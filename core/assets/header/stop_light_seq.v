==> flow/design.v <==
module light1 (clk, rst, outN, outS, outE, outW, sensor_light, general_sensors, debug_port);
input clk, rst;
output [29:0]debug_port;
output [2:0]outN;  
output [2:0]outS;  
output [2:0]outE;  
output [2:0]outW;  
input [7:0] sensor_light; 
input [29:0] general_sensors;  
parameter Stop = 3'b000,
	  Forward_only = 3'b001,
	  Left_only = 3'b010,
	  Right_only = 3'b011,
	  Go = 3'b100;
reg [7:0] count;
reg [2:0]outN;
reg [2:0]outS;
reg [2:0]outE;
reg [2:0]outW;
assign debug_port = count;
always @(posedge clk or negedge rst)
begin
	if (rst == 1'b0)
	begin
		count <= 8'd0;
		outN <= Go;
		outS <= Stop;
		outE <= Stop;
		outW <= Stop;
	end
	else
	begin
		count <= count + 1'b1;
		case (count)
			8'd0 :
			begin
				outN <= Stop;
				outE <= Go;
			end
			8'd64:
			begin
				outE <= Stop;
				outS <= Go;
			end
			8'd128:
			begin
				outS <= Stop;
				outW <= Go;
			end
			8'd192:
			begin
				outW <= Stop;
				outN <= Go;
			end
		endcase
	end
end
endmodule
Reports on light1
What the tools print for light1, step after step.
Line numbers count from 1 in the design file above.
Operators carry their Yosys type and port widths (W data, S select, Z words).
Cell names lack the library's common part.
{ "inputs": {"top_module": "light1", "clk_port": "clk", "library": "sky130hd", "pvt_corner": "tt_025C_1v80"} }

Word-level counts
Yosys after proc, flatten, opt, wreduce and memory -nomap, before mapping. Memory bits, and registers merged into a memory's read port (data or address), are not among the register bits. Print and check cells are not counted. Equal cells are merged and count once.
{ "classes": {"n_addsub": 1, "n_eq": 3, "mux": 4, "reduce_logical": 5} }
{ "op_table": {"columns": ["operator", "count"], "rows": [
  ["$pmux W3 S2", 4],
  ["$eq A8 B8 Y1 const B", 2],
  ["$reduce_bool A2 Y1", 4],
  ["$add A8 B1 Y8 const B", 1],
  ["$eq A8 B7 Y1 const B", 1],
  ["$logic_not A8 Y1", 1]
]} }
{ "word_totals": {"reg_bits": 20, "in_bits": 40, "output_inout_bits": 42, "word_cells": 18} }

Depth
Longest topological path by Yosys (ltp), each cell counted once; first at word level (registers and memories cut), then after technology mapping (sequential cells cut; the memories' decode and read muxes count).
{ "logic_depth": {"ltp_word": 2, "ABC_AREA": 0, "ltp_mapped": 5, "ltp_nobuf": 5} }

Netlist
Yosys stat after the flow's synthesis: flattened, memories mapped to cells. It holds for the ABC_AREA given above (unset counts as 0); a run with the other value may have another netlist.
{ "by_type": {"columns": ["cell_type", "count", "area_total_um2"], "rows": [
  ["dfrtp_1", 11, 275.264],
  ["buf_4", 30, 225.216],
  ["dfstp_2", 1, 26.275],
  ["xnor2_1", 3, 26.275],
  ["xor2_1", 3, 26.275],
  ["ha_1", 2, 25.024],
  ["nand3_1", 5, 25.024],
  ["mux2i_1", 2, 20.019],
  ["inv_1", 5, 18.768],
  ["o41ai_1", 2, 17.517],
  ["a31oi_1", 2, 12.512],
  ["nand2_1", 3, 11.261],
  ["nor2_1", 3, 11.261],
  ["a21oi_1", 2, 10.01],
  ["or3b_1", 1, 8.758],
  ["nor3b_1", 1, 7.507],
  ["buf_2", 1, 5.005],
  ["nor3_1", 1, 5.005]
]} }
Other cell types: 2; their cells: 2.
{ "mapped": {"cells": 80, "mapped_area_um2": 764.5, "seqArea_um2": 301.5, "ff_cells": 12, "n_buf": 32} }

Worst setup path after synthesis
Source: OpenSTA report_checks on the synthesized netlist (no wires, ideal clock, input and output delay 20% of the period each), path of least setup slack; recovery checks are left aside. Register names are those of the netlist, which keeps one name where synthesis merged equal registers.
{ "synth_path": {"kind": "flip-flop to flip-flop", "start": "register count[0]", "end": "register outS[2]", "clock_period_ns": 1.69, "setup_ns": 0.130, "t_first_pin_ns": 0.000, "t_arrival_ns": 1.324, "required_ns": 1.560, "slack_ns": 0.235, "path_delay_ns": 1.454, "path_stages": 6, "path_buffers": 0, "synth_period_reached_ns": 1.455} }
"path_delay_ns" is the arrival time less input delay plus setup time.
"path_stages" counts driving pins, that of a launching flip-flop among them; a cell with two outputs on the path counts twice.
"synth_period_reached_ns" = period - worst setup slack (recovery checks aside). The figure is calculated, with input and output delays left at 20% of the set period.
The rows between start and end are the longest chain of elaborated cells between them; the timing report does not say that the signal goes this way. Where chains are equally long, one stands for them.
A line is the first line of the expression or statement that the cell stems from. Yosys adds cells for indexed reads and writes and turns some case tables into memories.
A register here has more assigning lines than the two given.
{ "synth_between": {"path_cell_list": "dfrtp_1 > inv_1 > ha_1 > or3b_1 > o41ai_1 > a21oi_1", "elab_chain_len": 2, "cone_cells": 4, "cone_lines": 1, "cone_classes": "eq/ne: 2; mux: 1; reduce/logical: 1"} }
{ "synth_lines": {"columns": ["item", "line_no", "rtl"], "rows": [
  ["start: declaration", 15, "reg [7:0] count;"],
  ["start: assignment", 25, "count <= 8'd0;"],
  ["start: assignment", 33, "count <= count + 1'b1;"],
  ["$eq A8 B8 Y1", 34, "case (count)"],
  ["$pmux W3 S2", 34, null],
  ["end: assignment", 27, "outS <= Stop;"],
  ["end: assignment", 43, "outS <= Go;"],
  ["end: declaration", 5, "output [2:0]outS;"]
]} }

Path in the finished layout
Path of least setup slack in the final report of flow run 2 (OpenROAD, finished layout, wires in). Where an end is a register, its clock arrival counts in the times.
{ "layout_path": {"kind": "flip-flop to flip-flop", "start": "register count[0]", "end": "register outN[2]", "clock_period_ns": 0.942, "setup_ns": 0.07, "t_first_pin_ns": 0.28, "t_arrival_ns": 1.70, "required_ns": 1.15, "slack_ns": -0.55, "path_stages": 6, "path_buffers": 0} }
The rows between start and end are the longest chain of elaborated cells between them; the timing report does not say that the signal goes this way. Where chains are equally long, one stands for them.
A register here has more assigning lines than the two given.
{ "layout_between": {"path_cell_list": "dfrtp_1 > inv_2 > ha_4 > or3b_4 > o41ai_2 > a21oi_1", "elab_chain_len": 2, "cone_cells": 4, "cone_lines": 1, "cone_classes": "eq/ne: 1; mux: 1; reduce/logical: 2"} }
{ "layout_lines": {"columns": ["item", "line_no", "rtl"], "rows": [
  ["start: declaration", 15, "reg [7:0] count;"],
  ["start: assignment", 25, "count <= 8'd0;"],
  ["start: assignment", 33, "count <= count + 1'b1;"],
  ["$eq A8 B8 Y1", 34, "case (count)"],
  ["$pmux W3 S2", 34, null],
  ["end: assignment", 26, "outN <= Go;"],
  ["end: assignment", 37, "outN <= Stop;"],
  ["end: declaration", 4, "output [2:0]outN;"]
]} }

## Implementation results

Stored flow runs of light1 (2 of them; Yosys, OpenROAD, sky130hd). They differ in their settings and are not a sequence. Constraints: input delay and output delay 20% of the set period each, output load 0.01 pF.
"achieved clock period (ns)" is the run's clock period less its worst setup slack. It is reckoned from that one timing run; input and output delays stay at 20% of the period that was set.
By "worst setup path time (ns)" is meant the share of the clock period that the worst setup path is allowed (20% is reserved at inputs, 20% at outputs), minus its slack. Clock arrival times at its registers enter into it.
"finish__power__total": no workload was simulated; the value follows from the tool's default switching activity.

settings of flow run 1
{
  "period_ns": 1.79,
  "CORE_UTILIZATION": 48,
  "SETUP_SLACK_MARGIN": -0.05,
  "PLACE_DENSITY_LB_ADDON": 0.04,
  "CORE_MARGIN": 4,
  "CELL_PAD_IN_SITES_GLOBAL_PLACEMENT": 2,
  "ABC_AREA": 0,
  "GPL_TIMING_DRIVEN": 1,
  "CAP_MARGIN": 20,
  "SLEW_MARGIN": 20
}
report of flow run 1: did not finish, place, FLW-0024

settings of flow run 2
{
  "period_ns": 0.942,
  "CORE_UTILIZATION": 34,
  "SETUP_SLACK_MARGIN": 0.22,
  "GPL_TIMING_DRIVEN": 1,
  "GPL_ROUTABILITY_DRIVEN": 1,
  "CTS_CLUSTER_SIZE": 67,
  "CAP_MARGIN": 40,
  "SLEW_MARGIN": 5,
  "CORE_MARGIN": 2
}
report of flow run 2
yosys chip area after synthesis (um^2): 764.5
finish__design__die__area: 2644.0
finish__design__instance__area__stdcell: 1201.2
finish__design__instance__utilization: 0.5536
finish__timing__setup__ws: -0.546
finish__timing__hold__ws: 0.194
finish__power__total: 1.026e-03
achieved clock period (ns): 1.488
worst setup path time (ns): 1.49
worst setup path kind: flip-flop to flip-flop
